==> flow/design.v <==
`timescale 1ns/1ns
module fifo
#( parameter b=8,w=4)
(input wire clk,reset,
 input wire rd,wr,
input wire [b-1:0]w_data,
output wire empty,full,
output wire [b-1:0]r_data);
reg [b-1:0]array_reg[2**w-1:0];
reg [w-1:0]w_ptr_reg,w_ptr_next,w_ptr_succ;
reg [w-1:0]r_ptr_reg,r_ptr_next,r_ptr_succ;
reg full_reg,empty_reg,full_next,empty_next;
wire wr_en;
	always @(posedge clk)
		if(wr_en)
			array_reg[w_ptr_reg]<=w_data;
			assign r_data=array_reg[r_ptr_reg];
			assign wr_en=wr & ~full_reg;
				always@(posedge clk,posedge reset)
								if(reset)
									begin
										w_ptr_reg=0;
										r_ptr_reg=0;
										full_reg<=1'b0;
										empty_reg<= 1'b0;
									end
						else 
							 begin
							  w_ptr_reg<= w_ptr_next;
							   r_ptr_reg<= r_ptr_next;
							   full_reg<=full_next;
							   empty_reg<=empty_next;
							 end
				always@*
					begin
					w_ptr_succ=w_ptr_reg+1;
					r_ptr_succ=r_ptr_reg+1;
					w_ptr_next=w_ptr_reg;
					r_ptr_next=r_ptr_reg;
					full_next=full_reg;
					empty_next=empty_reg;
							case({wr,rd})
							2'b01:  if(~empty_reg)
								begin
								r_ptr_next=r_ptr_succ;
								full_next=1'b0;
								if(r_ptr_succ==w_ptr_reg)
								empty_next=1'b1;
								end
							2'b10: if(~full_reg)
								begin
								w_ptr_next=w_ptr_succ;
								empty_reg=1'b0;
								if(w_ptr_succ==r_ptr_reg)
								full_next=1'b1;
							       end
							2'b11:  begin
								w_ptr_next=w_ptr_succ;
								r_ptr_next=w_ptr_succ;
								end
	endcase
	end
	assign full=full_reg;
	assign empty=empty_reg;
	endmodule
`timescale 1ns/1ns
module fifo_test
#(parameter b=8,w=4)();
reg clk=0;
reg reset,rd,wr;
reg [b-1:0]w_data;
wire empty,full;
wire [b-1:0]r_data;
fifo uut(.clk(clk),.reset(reset),.rd(rd),.wr(wr),.w_data(w_data),.empty(empty),.full(full),.r_data(r_data));
always
#30 clk=~clk;
initial
	begin
		reset=0;reset=1;
		rd=1;wr=0;
		w_data=8'b00001111;
		#20;
		reset=0;
		rd=0;wr=1;
		w_data=8'b00001101;
		#10;
		reset=0;
		rd=0;wr=1;
		w_data=8'b00001100;
		#10;
		reset=0;
		rd=0;wr=1;
		w_data=8'b00110011;
		#5;
		reset=0;
		rd=0;wr=1;
		w_data=8'b10000011;
		#5;
		reset=0;
		rd=0;wr=1;
		w_data=8'b10110011;
		#10;
		reset=0;
		rd=0;wr=1;
		w_data=8'b00110000;
		#20;
		reset=0;
		rd=0;wr=1;
		w_data=8'b11110011;
		#10;
		reset=0;
		rd=0;wr=1;
		w_data=8'b00001101;
		#10;
		reset=0;
		rd=0;wr=1;
		w_data=8'b00001100;
		#10;
		reset=0;
		rd=0;wr=1;
		w_data=8'b00110011;
		#5;
		reset=0;
		rd=0;wr=1;
		w_data=8'b10000011;
		#5;
		reset=0;
		rd=0;wr=1;
		w_data=8'b10110011;
		#10;
		reset=0;
		rd=0;wr=1;
		w_data=8'b00110000;
		#20;
		reset=0;
		rd=0;wr=1;
		w_data=8'b11110011;
		#10;
reset=0;
		rd=0;wr=1;
		w_data=8'b00001101;
		#10;
		reset=0;
		rd=0;wr=1;
		w_data=8'b00001100;
		#10;
		reset=0;
		rd=0;wr=1;
		w_data=8'b00110011;
		#5;
		reset=0;
		rd=0;wr=1;
		w_data=8'b10000011;
		#5;
		reset=0;
		rd=0;wr=1;
		w_data=8'b10110011;
		#10;
		reset=0;
		rd=0;wr=1;
		w_data=8'b00110000;
		#20;
		reset=0;
		rd=0;wr=1;
		w_data=8'b11110011;
		#10;
reset=0;
		rd=0;wr=1;
		w_data=8'b00001101;
		#10;
		reset=0;
		rd=0;wr=1;
		w_data=8'b00001100;
		#10;
		reset=0;
		rd=0;wr=1;
		w_data=8'b00110011;
		#5;
		reset=0;
		rd=0;wr=1;
		w_data=8'b10000011;
		#5;
		reset=0;
		rd=0;wr=1;
		w_data=8'b10110011;
		#10;
		reset=0;
		rd=0;wr=1;
		w_data=8'b00110000;
		#20;
		reset=0;
		rd=0;wr=1;
		w_data=8'b11110011;
		#10;
reset=0;
		rd=0;wr=1;
		w_data=8'b00001101;
		#10;
		reset=0;
		rd=0;wr=1;
		w_data=8'b00001100;
		#10;
		reset=0;
		rd=0;wr=1;
		w_data=8'b00110011;
		#5;
		reset=0;
		rd=0;wr=1;
		w_data=8'b10000011;
		#5;
		reset=0;
		rd=0;wr=1;
		w_data=8'b10110011;
		#10;
		reset=0;
		rd=0;wr=1;
		w_data=8'b00110000;
		#20;
		reset=0;
		rd=0;wr=1;
		w_data=8'b11110011;
		#10;
reset=0;
		rd=0;wr=1;
		w_data=8'b00001101;
		#10;
		reset=0;
		rd=0;wr=1;
		w_data=8'b00001100;
		#10;
		reset=0;
		rd=0;wr=1;
		w_data=8'b00110011;
		#5;
		reset=0;
		rd=0;wr=1;
		w_data=8'b10000011;
		#5;
		reset=0;
		rd=0;wr=1;
		w_data=8'b10110011;
		#10;
		reset=0;
		rd=0;wr=1;
		w_data=8'b00110000;
		#20;
		reset=0;
		rd=0;wr=1;
		w_data=8'b11110011;
		#10;
end
endmodule
==> Tool chain data of fifo <==
The steps from the RTL of fifo to its reports follow in flow order.
Line numbers count from 1 in the design file above.
Library cell names are shortened.
{ "inputs": {"top": "fifo", "clock_port": "clk", "cell_library": "sky130hd", "pvt_corner": "tt_025C_1v80"} }

==> Elaborated design <==
Source: Yosys, flattened and elaborated, memories not mapped. Widths are those after wreduce. Registers that Yosys merges into a memory's read port (data or address) are not register bits. Print and check cells do not count. Equal cells are merged and count once.
Yosys's memory passes give these memory sizes; they may raise the number of words (mostly to a power of two), join words into wider ones and drop unused or constant bits.
{ "classes": {"n_mux": 9, "n_logic": 2, "reduce_logical": 4, "n_eq": 5, "n_addsub": 2} }
{ "ops": {"columns": ["op", "n"], "rows": [
  ["case mux 4 bit (select 2 bit)", 2],
  ["adder 4 x 1 -> 4 bit with constant B", 2],
  ["2-to-1 mux 8 bit", 1],
  ["2-to-1 mux 4 bit", 2],
  ["nonzero test 2 bit", 3],
  ["equality test 2 bit with constant B", 2],
  ["equality test 4 bit", 1],
  ["2-to-1 mux 1 bit", 3],
  ["equality test 2 x 1 -> 1 bit with constant B", 1],
  ["inequality test 2 bit with constant B", 1],
  ["AND reduction 2 bit", 1],
  ["case mux 1 bit (select 2 bit)", 1],
  ["AND 1 bit", 1],
  ["NOT 1 bit", 1]
]} }
{ "word_totals": {"word_cells": 26, "input_bits": 12, "memories": 1, "ram_bits": 128, "output_inout_bits": 10, "regBits": 9} }
{ "mem_list": {"columns": ["name", "size", "width", "rd", "write_ports", "line_no", "source"], "rows": [
  ["array_reg", 16, 8, 1, 1, 9, "reg [b-1:0]array_reg[2**w-1:0];"]
]} }

==> Longest topological paths <==
Depth = most cells in a row (Yosys ltp): at word level without a register or memory, in the mapped netlist without a sequential cell, where the memories' decode and read muxes count.
{ "logic_depth": {"ltp_word": 5, "ABC_AREA": 0, "depth_mapped": 7, "ltp_nobuf": 6} }

==> Netlist <==
Yosys stat after the flow's synthesis: flattened, memories mapped to cells. It holds for the ABC_AREA given above (unset counts as 0); a run with the other value may have another netlist.
Totals and module areas in this step are rounded.
{ "types": {"columns": ["cell", "n", "type_area_um2"], "rows": [
  ["edfxtp_1", 128, 3.84E+03],
  ["mux4_2", 16, 360.346],
  ["mux2i_1", 33, 330.317],
  ["dfrtp_1", 9, 225.216],
  ["a221oi_2", 7, 105.101],
  ["ha_1", 8, 100.096],
  ["a221oi_1", 9, 78.826],
  ["nand2_1", 19, 71.318],
  ["buf_6", 6, 67.565],
  ["a22oi_1", 8, 60.058],
  ["nor2_1", 16, 60.058],
  ["xnor2_1", 6, 52.55],
  ["xor2_1", 6, 52.55],
  ["o21ai_0", 10, 50.048],
  ["buf_4", 3, 22.522],
  ["buf_2", 4, 20.019],
  ["nor3_1", 4, 20.019],
  ["inv_1", 5, 18.768]
]} }
Other cell types: 14; their cells: 21.
{ "mapped": {"flip_flops": 137, "n_buf": 18, "sequential_area_um2": 4070, "mapped_area_um2": 5660, "cells": 318} }

==> Timing after synthesis <==
Source: OpenSTA report_checks on the synthesized netlist (no wires, ideal clock, input and output delay 20% of the period each), path of least setup slack; recovery checks are left aside. Register names are those of the netlist, which keeps one name where synthesis merged equal registers.
{ "synth_path": {"path_kind": "reg-to-output", "startpoint": "reg r_ptr_reg[1]", "endpoint": "out r_data[6]", "out_delay_ns": 0.638, "period_ns": 3.19, "n_path_buf": 3, "slack_ns": 1.134, "t_arrival_ns": 1.418, "driving_pins": 8, "path_delay_ns": 1.418, "t_first_pin_ns": 0.000, "synth_period_reached_ns": 2.056} }
"path_delay_ns" = arrival - input delay + setup time.
A path that ends at an output port has no setup time.
"driving_pins" counts driving pins, that of a launching flip-flop among them; a cell with two outputs on the path counts twice.
"synth_period_reached_ns" is the clock period less the worst setup slack; recovery checks do not enter. This is arithmetic on one report: input and output delays are still those of the set period (20% each).
Between the ends stands the longest chain of elaborated cells between them, by number of cells; it is not shown to be the way that was timed. Of several equally long chains one is given.
Each line given opens the expression or statement behind the cell; cells for indexed reads and writes are added by Yosys, which also makes memories of some case tables.
A memory read counts as a cell of the chain, while the word-level depth stops at memories.
{ "synth_between": {"cell_sequence": "dfrtp_1 -> buf_6 -> and2_4 -> buf_6 -> buf_8 -> a221oi_1 -> o21ai_0 -> nand2_1", "elab_chain_len": 1, "cells_between": 1, "lines_between": 1, "classes_between": "memory (1)"} }
{ "synth_rtl": {"columns": ["item", "line_no", "source"], "rows": [
  ["start, declared", 11, "reg [w-1:0]r_ptr_reg,r_ptr_next,r_ptr_succ;"],
  ["start, assigned", 23, "r_ptr_reg=0;"],
  ["start, assigned", 30, "r_ptr_reg<= r_ptr_next;"],
  ["memory read (16 x 8 bit)", 9, "reg [b-1:0]array_reg[2**w-1:0];"],
  ["end, declared", 8, "output wire [b-1:0]r_data);"]
]} }

==> Timing after layout <==
Path of least setup slack in the final report of entry A (OpenROAD, finished layout, wires in). Where an end is a register, its clock arrival counts in the times.
{ "layout_path": {"path_kind": "reg-to-output", "startpoint": "reg r_ptr_reg[0]", "endpoint": "out r_data[2]", "slack_ns": -0.63, "t_arrival_ns": 2.24, "out_delay_ns": 0.40, "n_path_buf": 4, "driving_pins": 8, "t_first_pin_ns": 0.51, "period_ns": 2.01} }
Between the ends stands the longest chain of elaborated cells between them, by number of cells; it is not shown to be the way that was timed. Of several equally long chains one is given.
A memory read counts as a cell of the chain, while the word-level depth stops at memories.
{ "layout_between": {"cell_sequence": "dfrtp_1 -> buf_6 -> buf_4 -> buf_12 -> mux4_2 -> a22oi_1 -> nand2_1 -> buf_2", "elab_chain_len": 1, "cells_between": 1, "lines_between": 1, "classes_between": "memory (1)"} }
{ "layout_rtl": {"columns": ["item", "line_no", "source"], "rows": [
  ["start, declared", 11, "reg [w-1:0]r_ptr_reg,r_ptr_next,r_ptr_succ;"],
  ["start, assigned", 23, "r_ptr_reg=0;"],
  ["start, assigned", 30, "r_ptr_reg<= r_ptr_next;"],
  ["memory read (16 x 8 bit)", 9, "reg [b-1:0]array_reg[2**w-1:0];"],
  ["end, declared", 8, "output wire [b-1:0]r_data);"]
]} }

## Implementation results

Measured data: module fifo, platform sky130hd, 2 stored runs of the flow under differing settings, order arbitrary. Input and output delays are each 20% of the period that was set; the output load is 0.01 pF.
"timing.achieved_period_ns": clock period set for the run, less the worst setup slack. It is reckoned from that one timing run; input and output delays stay at 20% of the period that was set.
"critical_path_time_ns" is the time allowed to the run's worst setup path (the clock period less input and output delay, where it has them) less its slack. Clock arrival times count: a late capture clock shortens it, a late launch clock lengthens it.
"power_mw": no workload was simulated; the value follows from the tool's default switching activity.
Values from the reports are rounded here.

Entry A
==> flow/run.sh <==
#!/bin/bash
# the make line also repeats the synthesis and layout settings of config.mk as NAME=value (left out here)
make -C /OpenROAD-flow-scripts/flow DESIGN_CONFIG=/design/flow/config.mk WORK_HOME=/design/flow/orfs CLKGATE_MAP_FILE= finish
==> flow/config.mk <==
export PLATFORM = sky130hd
export DESIGN_NAME = fifo
export DESIGN_NICKNAME = fifo
export VERILOG_FILES = /design/flow/design.v
export SDC_FILE = /design/flow/constraint.sdc
export NUM_CORES = 4
export LEC_CHECK = 0
export CAP_MARGIN = 15
export CELL_PAD_IN_SITES_DETAIL_PLACEMENT = 0
export CELL_PAD_IN_SITES_GLOBAL_PLACEMENT = 0
export CORE_MARGIN = 9
export CORE_UTILIZATION = 62
export CTS_CLUSTER_DIAMETER = 276
export GPL_ROUTABILITY_DRIVEN = 1
export GPL_TIMING_DRIVEN = 0
export MAX_ROUTING_LAYER = met5
export SLEW_MARGIN = 35
==> flow/constraint.sdc <==
create_clock -name core_clock -period 2.01 [get_ports {clk}]
set_input_delay 0.4020 -clock core_clock [delete_from_list [all_inputs] [get_ports {clk}]]
set_output_delay 0.4020 -clock core_clock [all_outputs]
set_load 0.01 [all_outputs]

==> results of entry A, as JSON <==
{
  "total_negative_slack_ns": -4.81,
  "total_die_area_um2": 12900,
  "power_mw": 11.1,
  "final_setup_ws_ns": -0.627,
  "synthesis_area_um2": 5660,
  "layout_stdcell_area_um2": 7140,
  "timing.achieved_period_ns": 2.637,
  "critical_path_time_ns": 2.24,
  "timing.worst_path_kind": "reg-to-output",
  "util_frac": 0.811
}

Entry B
==> flow/run.sh <==
#!/bin/bash
# the make line also repeats the synthesis and layout settings of config.mk as NAME=value (left out here)
make -C /OpenROAD-flow-scripts/flow DESIGN_CONFIG=/design/flow/config.mk WORK_HOME=/design/flow/orfs CLKGATE_MAP_FILE= finish
==> flow/config.mk <==
export PLATFORM = sky130hd
export DESIGN_NAME = fifo
export DESIGN_NICKNAME = fifo
export VERILOG_FILES = /design/flow/design.v
export SDC_FILE = /design/flow/constraint.sdc
export NUM_CORES = 4
export LEC_CHECK = 0
export ABC_AREA = 1
export CAP_MARGIN = 25
export CELL_PAD_IN_SITES_GLOBAL_PLACEMENT = 1
export CORE_MARGIN = 2
export CORE_UTILIZATION = 47
export HOLD_SLACK_MARGIN = 0.27
export MIN_ROUTING_LAYER = met1
export PLACE_DENSITY = 0.51
export SETUP_SLACK_MARGIN = 0.41
export SLEW_MARGIN = 20
export TNS_END_PERCENT = 70
==> flow/constraint.sdc <==
create_clock -name core_clock -period 1.55 [get_ports {clk}]
set_input_delay 0.3100 -clock core_clock [delete_from_list [all_inputs] [get_ports {clk}]]
set_output_delay 0.3100 -clock core_clock [all_outputs]
set_load 0.01 [all_outputs]

==> results of entry B, as JSON <==
{
  "layout_stdcell_area_um2": 8380,
  "power_mw": 15.5,
  "timing.achieved_period_ns": 2.296,
  "synthesis_area_um2": 5720,
  "total_negative_slack_ns": -5.85,
  "critical_path_time_ns": 1.99,
  "timing.worst_path_kind": "reg-to-output",
  "final_setup_ws_ns": -0.746,
  "util_frac": 0.701,
  "total_die_area_um2": 13100
}
