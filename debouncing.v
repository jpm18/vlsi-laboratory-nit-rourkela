==> flow/design.v <==
`timescale 1ms/1ms
module db_fsm
	(input wire clk,rst,input wire sw,output reg db);
	localparam[2:0] zero=3'b000, wait1_1=3'b001, wait1_2=3'b010, wait1_3=3'b011, one=3'b100, wait0_1=3'b101, wait0_2=3'b110, wait0_3=3'b111;
	localparam N=19;
	reg[N-1:0]q_reg;
	wire[N-1:0]q_next;
	wire m_tick;
	reg[2:0]state_reg;
	reg[2:0]state_next;
	always@(posedge clk,posedge rst)
       begin
        if(rst)
        q_reg<=0;
        else
	q_reg<=q_next;
	end
	assign q_next=q_reg+1;
	assign m_tick=(q_reg==0)?1'b1:1'b0;
	always@(posedge clk,posedge rst)
	begin
	      if(rst)
			state_reg<=zero;
		else
			state_reg<=state_next;
        end
	always@*
	 begin
		state_next=state_reg;
			db=1'b0;
	case(state_reg)
		zero:
 			if(sw)
				state_next=wait1_1;
		wait1_1:
			if(~sw)
				state_next=zero;
			else 
				if(m_tick)
				state_next=wait1_2;
		wait1_2:
			if(~sw)
				state_next=zero;
			else 
				if(m_tick)
					state_next=wait1_3;
		wait1_3:
			if(~sw)
				state_next=zero;
			else 
				if(m_tick)
					state_next=one;
		one:
			begin
				db=1'b1;
			if(~sw)
				state_next=wait0_1;
			end
		wait0_1:
			begin
				db=1'b1;
			if(sw)
				state_next=one;
			else 
				if(m_tick)
					state_next=wait0_2;
			end
		wait0_2:
			begin
				db=1'b1;
			if(sw)
				state_next=one;
			else
				  if(m_tick)
					state_next=wait0_3;
			end
		wait0_3:
			begin
				db=1'b1;
			if(sw)
				state_next=one;
			else 
				  if(m_tick)
					state_next=zero;
			end
		default:state_next=0;
        endcase
    end
endmodule
-- Reports on db_fsm
What the tools print for db_fsm, step after step.
Lines are those of the file above, counted from 1.
Operators carry their Yosys type and port widths (W data, S select, Z words).
Not given: -
- top module: db_fsm
- clock port: clk
- standard-cell library: sky130hd
- library corner: tt_025C_1v80

-- Word level
Source: Yosys, flattened and elaborated, memories not mapped. Widths are those after wreduce. Registers that Yosys merges into a memory's read port (data or address) are not register bits. Print and check cells do not count. Equal cells are merged and count once.
- flip-flop bits (word level): 22
- bits in latches: 0
- noted memory bits (writable): 0
- noted ROM bits: 0
- word width x clocked read ports at 0
- memories kept: 0
- bits of input ports at 3
- noted output and inout bits: 1
- word-level cells: 40
- add/sub/neg operators at 1
- multipliers: 0
- divide/modulo/power cells at 0
- $lt $le $gt $ge at 0
- noted equality and inequality tests: 15
- noted shift-type cells: 0
- noted multiplexer cells: 17
- bitwise logic cells: 0
- noted reduce/logical cells: 5
- operators with widths (operator ; number):
    $mux W3 ; 14
    $pmux W3 S8 ; 1
    $add A19 B1 Y19 const B ; 1
    $logic_not A19 Y1 ; 1
    $ne A3 B3 Y1 const B ; 6
    $eq A3 B3 Y1 const B ; 4
    $reduce_or A4 Y1 ; 2
    $reduce_and A8 Y1 ; 1
    $eq A3 B2 Y1 const B ; 2
    $ne A2 B2 Y1 const B ; 2
    $eq A3 B1 Y1 const B ; 1
    $logic_not A3 Y1 ; 1
    $pmux W1 S2 ; 1
    $mux W1 ; 1

-- Depth
Yosys ltp: most cells in a row. Word level: on the elaborated netlist, between registers, memories and ports. Mapped: between sequential cells and ports; inverters and the memories' decode and read muxes count.
- depth in word-level cells at 5
- ABC_AREA at 0
- noted gate-level depth with buffers: 6
- depth with buffers taken out at 5

-- Mapped cells and area
Source: synth_stat.txt of the flow (Yosys; design flattened, memories mapped). It holds for the ABC_AREA given above (unset counts as 0); a run with the other value may have another netlist.
- cell types (cell type ; number ; area in all (um^2)):
    sky130_fd_sc_hd__dfrtp_1 ; 26 ; 650.624
    sky130_fd_sc_hd__xnor2_1 ; 13 ; 113.859
    sky130_fd_sc_hd__nand2_1 ; 12 ; 45.043
    sky130_fd_sc_hd__mux2i_1 ; 4 ; 40.038
    sky130_fd_sc_hd__xor2_1 ; 4 ; 35.034
    sky130_fd_sc_hd__nand4_1 ; 5 ; 31.28
    sky130_fd_sc_hd__nand3_1 ; 6 ; 30.029
    sky130_fd_sc_hd__dfstp_2 ; 1 ; 26.275
    sky130_fd_sc_hd__ha_1 ; 2 ; 25.024
    sky130_fd_sc_hd__inv_1 ; 6 ; 22.522
    sky130_fd_sc_hd__nand2b_1 ; 3 ; 18.768
    sky130_fd_sc_hd__nor4_1 ; 3 ; 18.768
    sky130_fd_sc_hd__and4_1 ; 2 ; 17.517
    sky130_fd_sc_hd__or4_1 ; 2 ; 15.014
    sky130_fd_sc_hd__nor4_2 ; 1 ; 12.512
    sky130_fd_sc_hd__o22ai_1 ; 2 ; 12.512
    sky130_fd_sc_hd__buf_6 ; 1 ; 11.261
    sky130_fd_sc_hd__nor2_1 ; 3 ; 11.261
Not listed: further types 7, cells in them 9.
- noted cells in the netlist: 105
- synthesis area: 1193.6 um^2
- noted sequential area: 676.9 um^2
- flip-flops at 27
- buffers at 2

-- Timing after synthesis
Path of least setup slack by OpenSTA after synthesis, without wires, with an ideal clock, recovery checks aside; 20% of the period is set as input and as output delay. Where synthesis merged equal registers, the netlist keeps one of their names.
- path type: flip-flop to flip-flop
- from: register q_reg[12]
- to: register state_reg
- clock period at 2.18 ns
- library setup time at 0.079 ns
- launch time at the first pin at 0.000 ns
- data arrival time: 1.511 ns
- required time at 2.101 ns
- path slack: 0.589 ns
- noted path delay: 1.590 ns
- noted stages: 6
- noted path buffers: 1
- noted synthesis period reached: 1.591 ns
"path delay" is the arrival time less input delay plus setup time.
"stages": output pins that drive a net of the path, with the launching flip-flop's if there is one; two outputs of one cell count as two.
"synthesis period reached" = period - worst setup slack (recovery checks aside). The figure is calculated, with input and output delays left at 20% of the set period.
An end named without its bit number is one bit of that signal or, where synthesis recoded a state register, one of its new flip-flops.
Between the ends stands the longest chain of elaborated cells between them, by number of cells; it is not shown to be the way that was timed. Of several equally long chains one is given.
Each line given opens the expression or statement behind the cell; cells for indexed reads and writes are added by Yosys, which also makes memories of some case tables.
- cells stage by stage: sky130_fd_sc_hd__dfrtp_1 sky130_fd_sc_hd__or4_1 sky130_fd_sc_hd__nor3_2 sky130_fd_sc_hd__and4_1 sky130_fd_sc_hd__buf_6 sky130_fd_sc_hd__mux2i_1
- cells in the longest elaborated chain at 5
- elaborated cells on any way between the ends: 22
- source lines of those cells: 14
- those cells by class: eq/ne: 6; mux: 14; reduce/logical: 2
- ends and longest elaborated chain, after synthesis (what ; RTL line ; source):
    start: declaration ; 6 ; reg[N-1:0]q_reg;
    start: assignment ; 14 ; q_reg<=0;
    start: assignment ; 16 ; q_reg<=q_next;
    $logic_not A19 Y1 ; 19 ; assign m_tick=(q_reg==0)?1'b1:1'b0;
    $mux W1 ; 19 ;
    $mux W3 ; 83 ; if(m_tick)
    $mux W3 ; 80 ; if(sw)
    $pmux W3 S8 ; 31 ; case(state_reg)
    end: assignment ; 23 ; state_reg<=zero;
    end: assignment ; 25 ; state_reg<=state_next;
    end: declaration ; 9 ; reg[2:0]state_reg;

-- Timing after layout
Path of least setup slack in the final report of run 1 (OpenROAD, finished layout, wires in). Where an end is a register, its clock arrival counts in the times.
- path type: flip-flop to flip-flop
- from: register q_reg[12]
- to: register state_reg
- clock period at 1.36 ns
- library setup time at 0.08 ns
- launch time at the first pin at 0.27 ns
- data arrival time: 1.89 ns
- required time at 1.55 ns
- path slack: -0.34 ns
- noted stages: 6
- noted path buffers: 1
An end named without its bit number is one bit of that signal or, where synthesis recoded a state register, one of its new flip-flops.
Between the ends stands the longest chain of elaborated cells between them, by number of cells; it is not shown to be the way that was timed. Of several equally long chains one is given.
- cells stage by stage: sky130_fd_sc_hd__dfrtp_1 sky130_fd_sc_hd__or4_4 sky130_fd_sc_hd__nor3_4 sky130_fd_sc_hd__and4_1 sky130_fd_sc_hd__buf_6 sky130_fd_sc_hd__mux2i_1
- cells in the longest elaborated chain at 5
- elaborated cells on any way between the ends: 22
- source lines of those cells: 14
- those cells by class: eq/ne: 6; mux: 14; reduce/logical: 2
- ends and longest elaborated chain, post-layout (what ; RTL line ; source):
    start: declaration ; 6 ; reg[N-1:0]q_reg;
    start: assignment ; 14 ; q_reg<=0;
    start: assignment ; 16 ; q_reg<=q_next;
    $logic_not A19 Y1 ; 19 ; assign m_tick=(q_reg==0)?1'b1:1'b0;
    $mux W1 ; 19 ;
    $mux W3 ; 83 ; if(m_tick)
    $mux W3 ; 80 ; if(sw)
    $pmux W3 S8 ; 31 ; case(state_reg)
    end: assignment ; 23 ; state_reg<=zero;
    end: assignment ; 25 ; state_reg<=state_next;
    end: declaration ; 9 ; reg[2:0]state_reg;

Subject: flow runs of db_fsm

Hi,

Below are 2 stored runs of the flow (Yosys, OpenROAD; platform sky130hd) on db_fsm, each with its settings and what was measured, unordered. Constraints: input delay and output delay 20% of the set period each, output load 0.01 pF.
By "clock period reached" is meant the clock period of the run minus its worst setup slack. This is arithmetic on one report: input and output delays are still those of the set period (20% each).
By "critical path time" is meant the share of the clock period that the worst setup path is allowed (20% is reserved at inputs, 20% at outputs), minus its slack. Clock arrival times at its registers enter into it.
"total power after layout" is the tool's figure for a default switching activity; nothing was simulated.

Run 1
Settings were period_ns = 1.36; CORE_UTILIZATION = 23; CORE_ASPECT_RATIO = 0.72; CORE_MARGIN = 10; TNS_END_PERCENT = 75; GPL_ROUTABILITY_DRIVEN = 1; CAP_MARGIN = 5; MAX_ROUTING_LAYER = met4; SLEW_MARGIN = 20
- noted the clock period reached: 1.704 ns
- noted the die area: 8510.0 um^2
- total negative setup slack at -2.819 ns
- critical path time at 1.70 ns
- critical path kind: flip-flop to flip-flop
- worst slack on setup checks: -0.344 ns
- chip area in the Yosys report: 1193.6 um^2
- standard-cell area after layout at 1719.2 um^2
- noted the total power after layout: 1.364 mW
- utilization in the final report: 33.9 %

Run 2
Settings were period_ns = 1.88; CORE_UTILIZATION = 25; PLACE_DENSITY_LB_ADDON = 0.24; HOLD_SLACK_MARGIN = 0.22; CORE_MARGIN = 2; CELL_PAD_IN_SITES_GLOBAL_PLACEMENT = 2; GPL_TIMING_DRIVEN = 0; GPL_ROUTABILITY_DRIVEN = 0; CTS_CLUSTER_DIAMETER = 53; SLEW_MARGIN = 0; CAP_MARGIN = 20
- noted the clock period reached: 1.726 ns
- noted the die area: 5343.6 um^2
- total negative setup slack at 0.000 ns
- critical path time at 1.35 ns
- critical path kind: flip-flop to output port
- worst slack on setup checks: 0.154 ns
- chip area in the Yosys report: 1193.6 um^2
- standard-cell area after layout at 1341.3 um^2
- noted the total power after layout: 0.9676 mW
- utilization in the final report: 28.8 %

Regards
